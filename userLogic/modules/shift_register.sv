==> flow/design.v <==
module D_type_flip_flop (
	input logic d,
	output logic q,
	input clk,
	input rst
);
	initial begin
		q = 0;
	end
	always @(posedge clk) begin
		q <= d;
		if (rst == 1) q <= 0;
	end
endmodule
module shift_register(
	input logic d,
	output logic q,
	input logic clk,
	input logic rst
);
	parameter shift_length = 16;
	wire wires[shift_length:0];
	generate
		genvar i;
		for (i = 0; i <= shift_length; i++) begin
			if (i == 0) begin 
				D_type_flip_flop s(.d(d), .q(wires[i]), .clk(clk), .rst(rst));
			end
			else if (i < shift_length) begin
				D_type_flip_flop s(.d(wires[i-1]), .q(wires[i]), .clk(clk), .rst(rst));
			end
			else begin
				D_type_flip_flop s(.d(wires[i-1]), .q(q), .clk(clk), .rst(rst));
			end
		end
	endgenerate
endmodule
# Step by step through the tools: shift_register
# What the tools print for shift_register, step after step.
# Lines are those of the file above, counted from 1.
# Operators: Yosys type, input widths -> output width; for muxes data width and select width s.
# Library cell names are shortened.
# A cell with - has no value.
[setup]
top = "shift_register"
clk_port = "clk"
lib = "sky130hd"
pvt_corner = "tt_025C_1v80"

# Elaborated design
# Source: Yosys, flattened and elaborated. Widths are those after wreduce; folded enables and synchronous resets count as part of the registers. Registers that Yosys merges into a memory's read port (data or address) are not register bits. Print and check cells do not count. Equal cells are merged and count once.
[bits]
ff_bits = 17
latch_bits = 0
ramBits = 0
rom_bits = 0
clocked_rd_ports_x_width = 0
n_memories = 0
input_bits = 3
output_inout_bits = 1
word_cells = 17
[classes]
n_addsub = 0
multipliers = 0
n_div = 0
n_cmp = 0
n_eq = 0
shift = 0
muxes = 0
logic = 0
reduce_and_logical = 0

# Longest topological paths
# Depth = most cells in a row (Yosys ltp): at word level without a register or memory, in the mapped netlist without a sequential cell, where the memories' decode and read muxes count.
[depth]
ltp_word = 0
abc_area = 0
depth_mapped = 2
depth_no_buf = 1

# Mapped cells and area
# Yosys stat after the flow's synthesis: flattened, memories mapped to cells. It holds for the ABC_AREA given above (unset counts as 0); a run with the other value may have another netlist.
[synth_totals]
cell_count = 35
mapped_area_mm2 = 0.0004755
sequential_area_mm2 = 0.0003403
flip_flops = 17
buffers = 1
[types]
columns = ["cell_type", "count", "area_total_um2"]
rows = [
  ["dfxtp_1", 17, 340.326],
  ["nor2b_1", 10, 62.56],
  ["and2b_2", 7, 61.309],
  ["buf_6", 1, 11.261],
]
# By module: a second synthesis without flattening, with its own total; a netlist apart from the flattened one above.
[hier_totals]
cells_unflattened = 34
hier_area_mm2 = 0.0005743
# Rows give one instance, submodules left out.
[modules]
columns = ["module", "instances", "n_cells", "mod_area_mm2", "mod_seq_area_mm2"]
rows = [
  ["D_type_flip_flop", 17, 2, 0.0000338, 0.00002],
  ["shift_register", 1, 0, 0, 0],
]

# Path before layout
# Path of least setup slack by OpenSTA after synthesis, without wires, with an ideal clock, recovery checks aside; 20% of the period is set as input and as output delay. Where synthesis merged equal registers, the netlist keeps one of their names.
[synth_path]
path_kind = "reg2reg"
startpoint = "register genblk1[9].genblk1.genblk1.s.q"
endpoint = "register genblk1[10].genblk1.genblk1.s.q"
clock_period_ns = 0.643
setup_time_ns = 0.116
t_first_pin_ns = 0.000
arrival_ns = 0.437
required_ns = 0.527
setup_slack_ns = 0.091
path_delay_ns = 0.553
path_stages = 2
n_path_buf = 0
period_less_setup_slack_ns = 0.552
# "path_delay_ns" is the arrival time less input delay plus setup time.
# "path_stages" counts driving pins, that of a launching flip-flop among them; a cell with two outputs on the path counts twice.
# "period_less_setup_slack_ns" = period - worst setup slack (recovery checks aside). The figure is calculated, with input and output delays left at 20% of the set period.
[synth_between]
cell_sequence = "dfxtp_1 -> and2b_2"
elab_chain_cells = 0
cone_cells = 0
cone_lines = 0
[synth_lines]
columns = ["item", "line_no", "rtl"]
rows = [
  ["from (decl)", 3, "output logic q,"],
  ["from (assign)", 11, "q <= d;"],
  ["from (assign)", 12, "if (rst == 1) q <= 0;"],
  ["to (assign)", 11, ""],
  ["to (assign)", 12, ""],
  ["to (decl)", 3, ""],
]

# Timing after layout
# From the final timing report of job 1: the path of least setup slack in the routed layout; clock arrival at registers is part of the times.
[layout_path]
path_kind = "reg2out"
startpoint = "register genblk1[16].genblk1.genblk1.s.q"
endpoint = "output q"
clock_period_ns = 1.02
output_delay_ns = 0.20
t_first_pin_ns = 0.29
arrival_ns = 0.73
required_ns = 0.82
setup_slack_ns = 0.08
path_stages = 2
n_path_buf = 1
[layout_between]
cell_sequence = "dfxtp_1 -> buf_2"
elab_chain_cells = 0
cone_cells = 0
cone_lines = 0
[layout_lines]
columns = ["item", "line_no", "rtl"]
rows = [
  ["from (decl)", 3, "output logic q,"],
  ["from (assign)", 11, "q <= d;"],
  ["from (assign)", 12, "if (rst == 1) q <= 0;"],
  ["to (decl)", 17, "output logic q,"],
]

Appendix: measured runs

Measured data: module shift_register, platform sky130hd, 2 stored runs of the flow under differing settings, order arbitrary. Input and output delays are each 20% of the period that was set; the output load is 0.01 pF.
"power_total_mw" is the tool's figure for a default switching activity; nothing was simulated.

# job 1
==> flow/run.sh <==
#!/bin/bash
# the make line also repeats the synthesis and layout settings of config.mk as NAME=value (left out here)
make -C /OpenROAD-flow-scripts/flow DESIGN_CONFIG=/design/flow/config.mk WORK_HOME=/design/flow/orfs CLKGATE_MAP_FILE= finish
==> flow/config.mk <==
export PLATFORM = sky130hd
export DESIGN_NAME = shift_register
export DESIGN_NICKNAME = shift_register
export VERILOG_FILES = /design/flow/design.v
export SDC_FILE = /design/flow/constraint.sdc
export NUM_CORES = 4
export LEC_CHECK = 0
export ABC_AREA = 0
export CAP_MARGIN = 20
export CELL_PAD_IN_SITES_DETAIL_PLACEMENT = 2
export CORE_MARGIN = 2
export CORE_UTILIZATION = 43
export CTS_CLUSTER_SIZE = 24
export MIN_ROUTING_LAYER = met1
export PLACE_DENSITY_LB_ADDON = 0.29
export SLEW_MARGIN = 20
export TNS_END_PERCENT = 30
==> flow/constraint.sdc <==
create_clock -name core_clock -period 1.02 [get_ports {clk}]
set_input_delay 0.2040 -clock core_clock [delete_from_list [all_inputs] [get_ports {clk}]]
set_output_delay 0.2040 -clock core_clock [all_outputs]
set_load 0.01 [all_outputs]

==> job 1: results <==
ys_area_mm2=0.0004755
die_area_mm2=0.0013876
final_stdcell_area_mm2=0.000548
timing.setup.ws_ns=0.085
total_negative_slack_ns=0.000
fin_hold_ws_ns=0.458
power_total_mw=1.057

# job 2
==> flow/run.sh <==
#!/bin/bash
# the make line also repeats the synthesis and layout settings of config.mk as NAME=value (left out here)
make -C /OpenROAD-flow-scripts/flow DESIGN_CONFIG=/design/flow/config.mk WORK_HOME=/design/flow/orfs CLKGATE_MAP_FILE= finish
==> flow/config.mk <==
export PLATFORM = sky130hd
export DESIGN_NAME = shift_register
export DESIGN_NICKNAME = shift_register
export VERILOG_FILES = /design/flow/design.v
export SDC_FILE = /design/flow/constraint.sdc
export NUM_CORES = 4
export LEC_CHECK = 0
export CAP_MARGIN = 20
export CORE_MARGIN = 2
export CORE_UTILIZATION = 40
export SETUP_SLACK_MARGIN = 0.09
export SLEW_MARGIN = 20
==> flow/constraint.sdc <==
create_clock -name core_clock -period 0.684 [get_ports {clk}]
set_input_delay 0.1368 -clock core_clock [delete_from_list [all_inputs] [get_ports {clk}]]
set_output_delay 0.1368 -clock core_clock [all_outputs]
set_load 0.01 [all_outputs]

==> job 2: results <==
ys_area_mm2=0.0004755
die_area_mm2=0.0014803
final_stdcell_area_mm2=0.0005505
timing.setup.ws_ns=-0.157
total_negative_slack_ns=-0.157
fin_hold_ws_ns=0.412
power_total_mw=1.542
